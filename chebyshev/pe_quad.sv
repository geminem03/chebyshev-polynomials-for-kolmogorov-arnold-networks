==> flow/design.v <==
`timescale 1ns / 1ps
module pe_quad #(
    parameter integer WIDTH = 16,
    parameter integer FRAC_BITS = 10,
    parameter integer DEGREE = 3          
)(
    input  logic             clk,
    input  logic             rst_n,
    input  logic             start, 
    input  logic signed [WIDTH-1:0] x_A, x_B, x_C, x_D,
    input  logic signed [WIDTH-1:0] coeff_in, 
    output logic [1:0]       curr_thread,
    output logic [7:0]       curr_k,
    output logic             done, 
    output logic signed [WIDTH-1:0] y_A, y_B, y_C, y_D
);
    logic [1:0] thread_idx;
    logic [7:0] k; 
    logic active;
    assign curr_thread = thread_idx;
    assign curr_k = k;
    logic [1:0] thread_idx_d1, thread_idx_d2, thread_idx_d3;
    logic [7:0] k_d1, k_d2, k_d3;
    logic active_d1, active_d2, active_d3;
    logic signed [WIDTH-1:0] b_next [0:3];
    logic signed [WIDTH-1:0] b_prev [0:3];
    logic signed [WIDTH-1:0] current_x, current_b;
    logic signed [WIDTH-1:0] reg_x, reg_b;
    always_comb begin
        case (thread_idx)
            0: begin current_x = x_A; current_b = b_next[0]; end
            1: begin current_x = x_B; current_b = b_next[1]; end
            2: begin current_x = x_C; current_b = b_next[2]; end
            3: begin current_x = x_D; current_b = b_next[3]; end
        endcase
    end
    always_ff @(posedge clk or negedge rst_n) begin
        if (!rst_n) begin
            reg_x <= 0; reg_b <= 0;
            thread_idx_d1 <= 0; k_d1 <= 0; active_d1 <= 0;
        end else begin
            reg_x <= current_x; reg_b <= current_b;
            thread_idx_d1 <= thread_idx;
            k_d1 <= k;
            active_d1 <= active;
        end
    end
    logic signed [2*WIDTH-1:0] mult_reg;
    always_ff @(posedge clk or negedge rst_n) begin
        if (!rst_n) begin
            mult_reg <= 0;
            thread_idx_d2 <= 0; k_d2 <= 0; active_d2 <= 0;
        end else begin
            mult_reg <= reg_x * reg_b;
            thread_idx_d2 <= thread_idx_d1;
            k_d2 <= k_d1;
            active_d2 <= active_d1;
        end
    end
    logic signed [2*WIDTH-1:0] scaled_product;
    logic signed [WIDTH-1:0] term;
    logic signed [WIDTH-1:0] add_reg;
    always_comb begin
        scaled_product = (k_d2 == 0) ? mult_reg : (mult_reg <<< 1);
        term = WIDTH'((scaled_product + (1 <<< (FRAC_BITS - 1))) >>> FRAC_BITS);
    end
    always_ff @(posedge clk or negedge rst_n) begin
        if (!rst_n) begin
            add_reg <= 0;
            thread_idx_d3 <= 0; k_d3 <= 0; active_d3 <= 0;
        end else begin
            add_reg <= coeff_in + term;
            thread_idx_d3 <= thread_idx_d2;
            k_d3 <= k_d2;
            active_d3 <= active_d2;
        end
    end
    always_ff @(posedge clk or negedge rst_n) begin
        if (!rst_n) begin
            active <= 0; thread_idx <= 0; k <= DEGREE; done <= 0;
            for(int i=0; i<4; i++) begin b_next[i]<=0; b_prev[i]<=0; end
            y_A <= 0; y_B <= 0; y_C <= 0; y_D <= 0;
        end else begin
            done <= 0;
            if (start) begin
                active <= 1; thread_idx <= 0; k <= DEGREE;
                for(int i=0; i<4; i++) begin b_next[i]<=0; b_prev[i]<=0; end
            end else if (active) begin
                if (thread_idx == 3) begin
                    if (k == 0) begin active <= 0; end
                    else begin k <= k - 1; thread_idx <= 0; end
                end else begin
                    thread_idx <= thread_idx + 1;
                end
            end
            if (active_d3) begin
                b_prev[thread_idx_d3] <= b_next[thread_idx_d3];
                b_next[thread_idx_d3] <= add_reg - b_prev[thread_idx_d3];
                if (k_d3 == 0) begin 
                    case (thread_idx_d3)
                        0: y_A <= add_reg - b_prev[0];
                        1: y_B <= add_reg - b_prev[1];
                        2: y_C <= add_reg - b_prev[2];
                        3: y_D <= add_reg - b_prev[3];
                    endcase
                    if (thread_idx_d3 == 3) done <= 1;
                end
            end
        end
    end
endmodule
**Reports on pe_quad**

What the tools print for pe_quad, step after step.
Line numbers count from 1 in the design file above.
A cell with -- has no value.

- Top: pe_quad
- Clock input: clk
- Standard-cell library: sky130hd
- Timing corner: tt_025C_1v80

**Elaborated design**

Source: Yosys, flattened and elaborated. Widths are those after wreduce. Registers that Yosys merges into a memory's read port (data or address) are not register bits. Print and check cells do not count. Equal cells are merged and count once.

- Register bits after elaboration: 311
- Word-level cells: 105
- Output and inout bits: 75
- Input bits: 83

- $add $sub $neg: 9
- Equality and inequality tests: 8
- Reduce/logical cells: 13
- Multiplexer cells: 45
- Multiply operators: 1

Operators by type and width:

| operator | count |
|---|---|
| multiplier 16 x 16 -> 26 bit | 1 |
| two-way mux 16 bit | 25 |
| parallel mux 16 bit (select 4 bit) | 3 |
| subtractor 16 bit | 5 |
| parallel mux 16 bit (select 3 bit) | 1 |
| two-way mux 8 bit | 4 |
| adder 26 x 11 -> 26 bit (second input constant) | 1 |
| two-way mux 26 bit | 1 |
| logical NOT 8 bit | 3 |
| adder 16 bit | 1 |
| AND reduction 3 bit | 5 |
| equality test 2 bit (second input constant) | 4 |
| subtractor 8 x 1 -> 8 bit (second input constant) | 1 |
| two-way mux 2 bit | 4 |
| two-way mux 1 bit | 7 |
| equality test 2 x 1 -> 1 bit (second input constant) | 2 |
| logical NOT 2 bit | 2 |
| nonzero test 2 bit | 2 |
| inequality test 3 bit (second input constant) | 1 |
| adder 2 x 1 -> 2 bit (second input constant) | 1 |
| inequality test 2 bit (second input constant) | 1 |
| AND reduction 2 bit | 1 |

**Logic depth**

Yosys ltp: most cells in a row. Word level: on the elaborated netlist, between registers, memories and ports. Mapped: between sequential cells and ports; inverters and the memories' decode and read muxes count.

- Depth after elaboration: 6
- ABC_AREA: 1
- Gate-level depth with buffers: 27
- Gate-level depth less buffers: 26

**Netlist**

The flow's flattened synthesis, as Yosys stat reports it; memories are mapped. The netlist is that of the ABC_AREA named above (0 if unset); the other value can give another one.

Cell types:

| cell | count | total area (um^2) |
|---|---|---|
| sky130_fd_sc_hd__dfrtp_1 | 301 | 7.53E+03 |
| sky130_fd_sc_hd__fa_1 | 214 | 4.28E+03 |
| sky130_fd_sc_hd__inv_1 | 653 | 2.45E+03 |
| sky130_fd_sc_hd__nand2_1 | 630 | 2.36E+03 |
| sky130_fd_sc_hd__ha_1 | 168 | 2.1E+03 |
| sky130_fd_sc_hd__o21ai_0 | 239 | 1.2E+03 |
| sky130_fd_sc_hd__nand3_1 | 225 | 1126.08 |
| sky130_fd_sc_hd__a21oi_1 | 150 | 750.72 |
| sky130_fd_sc_hd__xor2_1 | 66 | 578.054 |
| sky130_fd_sc_hd__nor2_1 | 118 | 442.925 |
| sky130_fd_sc_hd__clkbuf_1 | 111 | 416.65 |
| sky130_fd_sc_hd__o22ai_1 | 46 | 287.776 |
| sky130_fd_sc_hd__xnor2_1 | 26 | 227.718 |
| sky130_fd_sc_hd__o31ai_1 | 27 | 202.694 |
| sky130_fd_sc_hd__a211oi_1 | 20 | 150.144 |
| sky130_fd_sc_hd__a221oi_1 | 17 | 148.893 |
| sky130_fd_sc_hd__a22o_1 | 16 | 140.134 |
| sky130_fd_sc_hd__nor3_1 | 21 | 105.101 |

Other cell types: 36; their cells: 142.

- Sequential part of the area: 7584.8 um^2
- Flip-flop cells: 303
- Standard cells after synthesis: 3190
- Buffer cells: 125
- Mapped area: 25495.7 um^2

**Path before layout**

Source: OpenSTA report_checks on the synthesized netlist (no wires, ideal clock, input and output delay 20% of the period each), path of least setup slack; recovery checks are left aside. Register names are those of the netlist, which keeps one name where synthesis merged equal registers.

- Kind: register to register
- Start point: register reg_b[7]
- End point: register mult_reg[24]
- Buffers on the path: 2
- Delay of the path: 5.320 ns
- Stages: 25
- Clock period: 7.99 ns
- Arrival: 5.241 ns
- Library setup time: 0.079 ns
- Time at the first pin: 0.000 ns
- Required time: 7.911 ns
- Path slack: 2.670 ns
- Period reached after synthesis: 5.32 ns

"delay of the path" is the arrival time less input delay plus setup time.
"stages": output pins that drive a net of the path, with the launching flip-flop's if there is one; two outputs of one cell count as two.
"period reached after synthesis" = period - worst setup slack (recovery checks aside). The figure is calculated, with input and output delays left at 20% of the set period.
The rows between start and end are the longest chain of elaborated cells between them; the timing report does not say that the signal goes this way. Where chains are equally long, one stands for them.
Each line given opens the expression or statement behind the cell; cells for indexed reads and writes are added by Yosys, which also makes memories of some case tables.

- Cells stage by stage: sky130_fd_sc_hd__dfrtp_1 -> sky130_fd_sc_hd__clkbuf_1 -> sky130_fd_sc_hd__clkbuf_1 -> sky130_fd_sc_hd__nand2_1 -> sky130_fd_sc_hd__fa_1 -> sky130_fd_sc_hd__inv_1 -> sky130_fd_sc_hd__fa_1 -> sky130_fd_sc_hd__inv_1 -> sky130_fd_sc_hd__fa_1 -> sky130_fd_sc_hd__inv_1 -> sky130_fd_sc_hd__fa_1 -> sky130_fd_sc_hd__fa_1 -> sky130_fd_sc_hd__inv_1 -> sky130_fd_sc_hd__fa_1 -> sky130_fd_sc_hd__inv_1 -> sky130_fd_sc_hd__ha_1 -> sky130_fd_sc_hd__nand2_1 -> sky130_fd_sc_hd__nor2_1 -> sky130_fd_sc_hd__inv_1 -> sky130_fd_sc_hd__nor3_1 -> sky130_fd_sc_hd__nand3_1 -> sky130_fd_sc_hd__nand3_1 -> sky130_fd_sc_hd__nand2_1 -> sky130_fd_sc_hd__nand2_1 -> sky130_fd_sc_hd__xor2_1
- Length of the longest elaborated chain: 1
- Elaborated cells between the ends (all ways): 1
- Source lines of those cells: 1
- Those cells by class: mul (1)

Ends and longest elaborated chain, after synthesis:

| what | line | RTL |
|---|---|---|
| start: declaration | 28 | `logic signed [WIDTH-1:0] reg_x, reg_b;` |
| start: assignment | 39 | `reg_x <= 0; reg_b <= 0;` |
| start: assignment | 42 | `reg_x <= current_x; reg_b <= current_b;` |
| multiplier 16 x 16 -> 26 bit | 54 | `mult_reg <= reg_x * reg_b;` |
| end: assignment | 51 | `mult_reg <= 0;` |
| end: assignment | 54 |  |

**Timing after layout**

From the final timing report of record 1: the path of least setup slack in the routed layout; clock arrival at registers is part of the times.

- Kind: register to register
- Start point: register reg_x[6]
- End point: register mult_reg[24]
- Library setup time: 0.07 ns
- Required time: 8.33 ns
- Arrival: 6.40 ns
- Clock period: 7.84 ns
- Path slack: 1.93 ns
- Buffers on the path: 0
- Time at the first pin: 0.58 ns
- Stages: 23

The rows between start and end are the longest chain of elaborated cells between them; the timing report does not say that the signal goes this way. Where chains are equally long, one stands for them.

- Cells stage by stage: sky130_fd_sc_hd__dfrtp_1 -> sky130_fd_sc_hd__nand2_1 -> sky130_fd_sc_hd__fa_1 -> sky130_fd_sc_hd__inv_1 -> sky130_fd_sc_hd__fa_1 -> sky130_fd_sc_hd__inv_1 -> sky130_fd_sc_hd__fa_1 -> sky130_fd_sc_hd__inv_1 -> sky130_fd_sc_hd__fa_1 -> sky130_fd_sc_hd__fa_1 -> sky130_fd_sc_hd__inv_1 -> sky130_fd_sc_hd__fa_1 -> sky130_fd_sc_hd__inv_1 -> sky130_fd_sc_hd__ha_1 -> sky130_fd_sc_hd__nand2_1 -> sky130_fd_sc_hd__nor2_1 -> sky130_fd_sc_hd__inv_1 -> sky130_fd_sc_hd__nor3_1 -> sky130_fd_sc_hd__nand3_1 -> sky130_fd_sc_hd__nand3_1 -> sky130_fd_sc_hd__nand2_1 -> sky130_fd_sc_hd__nand2_1 -> sky130_fd_sc_hd__xor2_1
- Length of the longest elaborated chain: 1
- Elaborated cells between the ends (all ways): 1
- Source lines of those cells: 1
- Those cells by class: mul (1)

Ends and longest elaborated chain, after layout:

| what | line | RTL |
|---|---|---|
| start: declaration | 28 | `logic signed [WIDTH-1:0] reg_x, reg_b;` |
| start: assignment | 39 | `reg_x <= 0; reg_b <= 0;` |
| start: assignment | 42 | `reg_x <= current_x; reg_b <= current_b;` |
| multiplier 16 x 16 -> 26 bit | 54 | `mult_reg <= reg_x * reg_b;` |
| end: assignment | 51 | `mult_reg <= 0;` |
| end: assignment | 54 |  |

Subject: flow runs of pe_quad

Hi,

Top module pe_quad; platform sky130hd; tools Yosys and OpenROAD; 2 stored runs in no particular order. Input and output delays are each 20% of the period that was set; the output load is 0.01 pF.
"achieved period" = clock period - worst setup slack. The figure is calculated, with input and output delays left at 20% of the set period.
"worst setup path time" = time allowed to the worst setup path (clock period - input delay - output delay, where it has them) - its slack; a late launch clock adds to it, a late capture clock takes from it.

### Record 1

==> flow/run.sh <==
#!/bin/bash
# the make line also repeats the synthesis and layout settings of config.mk as NAME=value (left out here)
make -C /OpenROAD-flow-scripts/flow DESIGN_CONFIG=/design/flow/config.mk WORK_HOME=/design/flow/orfs CLKGATE_MAP_FILE= finish
==> flow/config.mk <==
export PLATFORM = sky130hd
export DESIGN_NAME = pe_quad
export DESIGN_NICKNAME = pe_quad
export VERILOG_FILES = /design/flow/design.v
export SDC_FILE = /design/flow/constraint.sdc
export NUM_CORES = 4
export LEC_CHECK = 0
export ABC_AREA = 1
export CAP_MARGIN = 15
export CELL_PAD_IN_SITES_DETAIL_PLACEMENT = 0
export CORE_ASPECT_RATIO = 0.95
export CORE_MARGIN = 3
export CORE_UTILIZATION = 25
export CTS_CLUSTER_DIAMETER = 76
export GPL_TIMING_DRIVEN = 1
export MAX_ROUTING_LAYER = met4
export MIN_ROUTING_LAYER = met2
export PLACE_DENSITY_LB_ADDON = 0.25
export SLEW_MARGIN = 20
==> flow/constraint.sdc <==
create_clock -name core_clock -period 7.84 [get_ports {clk}]
set_input_delay 1.5680 -clock core_clock [delete_from_list [all_inputs] [get_ports {clk}]]
set_output_delay 1.5680 -clock core_clock [all_outputs]
set_load 0.01 [all_outputs]

Results of record 1:
- Worst setup path time: 5.91 ns
- Kind of the worst setup path: register to register
- Full die area: 105852.0 um^2
- Smallest setup slack: 1.925 ns
- Final design utilization: 0.297
- Post-synthesis cell area: 25495.7 um^2
- Standard-cell area after routing: 29838.6 um^2
- Achieved period: 5.915 ns

### Record 2

==> flow/run.sh <==
#!/bin/bash
# the make line also repeats the synthesis and layout settings of config.mk as NAME=value (left out here)
make -C /OpenROAD-flow-scripts/flow DESIGN_CONFIG=/design/flow/config.mk WORK_HOME=/design/flow/orfs CLKGATE_MAP_FILE= finish
==> flow/config.mk <==
export PLATFORM = sky130hd
export DESIGN_NAME = pe_quad
export DESIGN_NICKNAME = pe_quad
export VERILOG_FILES = /design/flow/design.v
export SDC_FILE = /design/flow/constraint.sdc
export NUM_CORES = 4
export LEC_CHECK = 0
export CAP_MARGIN = 20
export CORE_MARGIN = 2
export CORE_UTILIZATION = 40
export SLEW_MARGIN = 20
==> flow/constraint.sdc <==
create_clock -name core_clock -period 11.1 [get_ports {clk}]
set_input_delay 2.2200 -clock core_clock [delete_from_list [all_inputs] [get_ports {clk}]]
set_output_delay 2.2200 -clock core_clock [all_outputs]
set_load 0.01 [all_outputs]

Results of record 2:
- Full die area: 62835.4 um^2
- Standard-cell area after routing: 28009.4 um^2
- Post-synthesis cell area: 24338.3 um^2
- Final design utilization: 0.465
- Smallest setup slack: 4.734 ns
- Achieved period: 6.366 ns
- Worst setup path time: 6.37 ns
- Kind of the worst setup path: register to register

Regards
